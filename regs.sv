==> flow/design.v <==
module regs #(parameter n = 8)  
(input logic clk, w, sw8, 
 input logic [n-1:0] uInput,  
 input logic [n-1:0] Wdata,
 input logic [2:0] Raddr1, Raddr2, Waddr,
 output logic [n-1:0] Rdata1, Rdata2, disp
 );
	logic [n-1:0] gpr [5:0];
	always_ff @ (posedge clk)
	begin
		if (w) begin
            gpr[Waddr] <= Wdata;
		end
		gpr[1] = {n{sw8}};
		gpr[2] = uInput;
	end
	always_comb begin
		Rdata1 = (Raddr1 == 3'd0) ? {n{1'b0}} : gpr[Raddr1];
		Rdata2 = (Raddr2 == 3'd0) ? {n{1'b0}} : gpr[Raddr2];
		disp = gpr[5];
	end
endmodule  
# ---- Reports on regs
# What the tools print for regs, step after step.
# Line numbers count from 1 in the design file above.
# Operators: Yosys type, input widths -> output width; for muxes data width and select width s.
# Library cell names are shortened.
# A cell with - has no value.
dict set report setup {
  design {regs}
  clock_port {clk}
  cell_library {sky130hd}
  lib_corner {tt_025C_1v80}
}

# ---- Word-level counts
# Counts by Yosys on the flattened word-level netlist (proc, flatten, opt, wreduce; memories kept). Register bits leave out memories and registers merged into their read ports (data or address); mux counts leave out enables and synchronous resets folded into registers. Print and check cells are left out. Cells with the same type and inputs are merged into one.
# Yosys's memory passes give these memory sizes; they may raise the number of words (mostly to a power of two), join words into wider ones and drop unused or constant bits.
dict set report op_classes {
  n_mul 0
  n_eq 0
  reduce_and_logical 2
  muxes 5
  n_div 0
  n_logic 0
  cmp 0
  add_sub_neg 0
  shift 0
}
# cell n
set op_table {}
lappend op_table {{$mux 8} 3}
lappend op_table {{$logic_not 3->1} 2}
lappend op_table {{$mux 3} 1}
lappend op_table {{$mux 1} 1}
dict set report word_totals {
  out_inout_bits 24
  memories 1
  clocked_rd_ports_x_width 0
  register_bits 0
  latchBits 0
  in_bits 28
  rom_bits 0
  ram_bits 48
}
# name words word_bits rd wr line
set memory_table {}
lappend memory_table {gpr 6 8 3 3 8} ;# logic [n-1:0] gpr [5:0];

# ---- Depth
# Longest topological path by Yosys (ltp), each cell counted once; first at word level (registers and memories cut), then after technology mapping (sequential cells cut; the memories' decode and read muxes count).
dict set report depth {
  ltp_word 2
  abc_area 0
  ltp_mapped 6
  mapped_depth_nobuf 3
}

# ---- After synthesis
# Yosys stat after the flow's synthesis: flattened, memories mapped to cells. It holds for the ABC_AREA given above (unset counts as 0); a run with the other value may have another netlist.
# The area totals of this step are shown rounded.
dict set report synth_totals {
  synth_area_um2 1590
  ff_cells 33
  stdcells 116
  buf_cells 11
}
# cell_type n
set by_type {}
lappend by_type {edfxtp_1 24}
lappend by_type {dfxtp_1 9}
lappend by_type {mux2_2 15}
lappend by_type {mux2i_1 15}
lappend by_type {a221oi_1 8}
lappend by_type {a22oi_1 7}
lappend by_type {a21oi_1 8}
lappend by_type {buf_6 3}
lappend by_type {nand2_1 8}
lappend by_type {buf_2 5}
lappend by_type {mux4_2 1}
lappend by_type {nor2b_1 3}
lappend by_type {mux2_4 1}
lappend by_type {a31oi_2 1}
lappend by_type {and4b_1 1}
lappend by_type {and2_2 1}
lappend by_type {buf_4 1}
lappend by_type {and3_1 1}
# Other cell types: 4; their cells: 4.

# ---- Path before layout
# Path of least setup slack by OpenSTA after synthesis, without wires, with an ideal clock, recovery checks aside; 20% of the period is set as input and as output delay. Where synthesis merged equal registers, the netlist keeps one of their names.
dict set report synth_path {
  path_type {input to output}
  start {input Raddr2[2]}
  end {output Rdata2[6]}
  out_delay_ns 0.428
  t_first_pin_ns 0.428
  period_ns 2.14
  delay_ns 0.891
  required_ns 1.712
  driving_pins 6
  arrival_time_ns 1.319
  slack_ns 0.393
  period_less_setup_slack_ns 1.747
}
# "delay_ns" is the arrival time less input delay plus setup time.
# At an output port there is no setup time.
# "driving_pins": output pins that drive a net of the path, with the launching flip-flop's if there is one; two outputs of one cell count as two.
# "period_less_setup_slack_ns" = period - worst setup slack (recovery checks aside). The figure is calculated, with input and output delays left at 20% of the set period.
# The rows between start and end are the longest chain of elaborated cells between them; the timing report does not say that the signal goes this way. Where chains are equally long, one stands for them.
# Each line given opens the expression or statement behind the cell; cells for indexed reads and writes are added by Yosys, which also makes memories of some case tables.
# A memory read counts as a cell of the chain, while the word-level depth stops at memories.
dict set report synth_via {
  path_cell_list {buf_4 nor2b_1 clkbuf_1 buf_6 a221oi_1 a21oi_1}
  elab_chain_len 2
  cells_between 3
  lines_between 2
  cone_classes {1 x mux; 1 x reduce/logical; 1 x memory}
}
# item line
set synth_rtl {}
lappend synth_rtl {{start: declaration} 5} ;# input logic [2:0] Raddr1, Raddr2, Waddr,
lappend synth_rtl {{$mem_v2 6x8} 8} ;# logic [n-1:0] gpr [5:0];
lappend synth_rtl {{$mux 8} 19} ;# Rdata2 = (Raddr2 == 3'd0) ? {n{1'b0}} : gpr[Raddr2];
lappend synth_rtl {{end: declaration} 6} ;# output logic [n-1:0] Rdata1, Rdata2, disp

# ---- Worst path after layout
# Path of least setup slack in the final report of record 2 (OpenROAD, finished layout, wires in). Where an end is a register, its clock arrival counts in the times.
dict set report layout_path {
  path_type {register to output}
  start {memory gpr[3][7]}
  end {output Rdata1[7]}
  t_first_pin_ns 0.28
  period_ns 1.19
  out_delay_ns 0.24
  driving_pins 4
  arrival_time_ns 1.54
  required_ns 0.95
  slack_ns -0.59
}
# The rows between start and end are the longest chain of elaborated cells between them; the timing report does not say that the signal goes this way. Where chains are equally long, one stands for them.
# A memory read counts as a cell of the chain, while the word-level depth stops at memories.
dict set report layout_via {
  path_cell_list {edfxtp_1 mux2_4 mux4_2 buf_2}
  elab_chain_len 2
  cells_between 2
  lines_between 2
  cone_classes {1 x mux; 1 x memory}
}
# item line
set layout_rtl {}
lappend layout_rtl {{start: declaration} 8} ;# logic [n-1:0] gpr [5:0];
lappend layout_rtl {{$mem_v2 6x8} 8}
lappend layout_rtl {{$mux 8} 18} ;# Rdata1 = (Raddr1 == 3'd0) ? {n{1'b0}} : gpr[Raddr1];
lappend layout_rtl {{end: declaration} 6} ;# output logic [n-1:0] Rdata1, Rdata2, disp

; Record of 2 stored runs of the RTL-to-layout flow on regs, platform sky130hd. The runs are unordered. Constraints: input delay and output delay 20% of the set period each, output load 0.01 pF.
; "period_less_ws_ns" is the run's clock period less its worst setup slack. It is reckoned from that one timing run; input and output delays stay at 20% of the period that was set.
; "worstPathTime_ns" is the time allowed to the run's worst setup path (the clock period less input and output delay, where it has them) less its slack. Clock arrival times count: a late capture clock shortens it, a late launch clock lengthens it.
; "design_power_mw" is the tool's figure for a default switching activity; nothing was simulated.
; The results are shown rounded.

[record 1: settings]
period_ns = 1.05
CORE_UTILIZATION = 67
SETUP_SLACK_MARGIN = 0.13
HOLD_SLACK_MARGIN = 0.2
CELL_PAD_IN_SITES_DETAIL_PLACEMENT = 1
GPL_ROUTABILITY_DRIVEN = 0
CTS_CLUSTER_SIZE = 67
CAP_MARGIN = 25
SLEW_MARGIN = 10
MIN_ROUTING_LAYER = met1
MAX_ROUTING_LAYER = met4
CORE_MARGIN = 2
[record 1: results]
outcome = not finished: placement ended with error GPL-0301

[record 2: settings]
period_ns = 1.19
CAP_MARGIN = 20
CORE_MARGIN = 2
CORE_UTILIZATION = 40
SLEW_MARGIN = 20
[record 2: results]
post_route_stdcell_area_um2 = 2660
final_util_frac = 0.71
hold_worst_slack_ns = 0.395
worstPathTime_ns = 1.54
critical_path_kind = register to output
period_less_ws_ns = 1.776
setup_ws_ns = -0.586
design_power_mw = 2.90
final_die_area_um2 = 4490
synth_area_um2 = 1590
timing.setup.tns_ns = -6.62
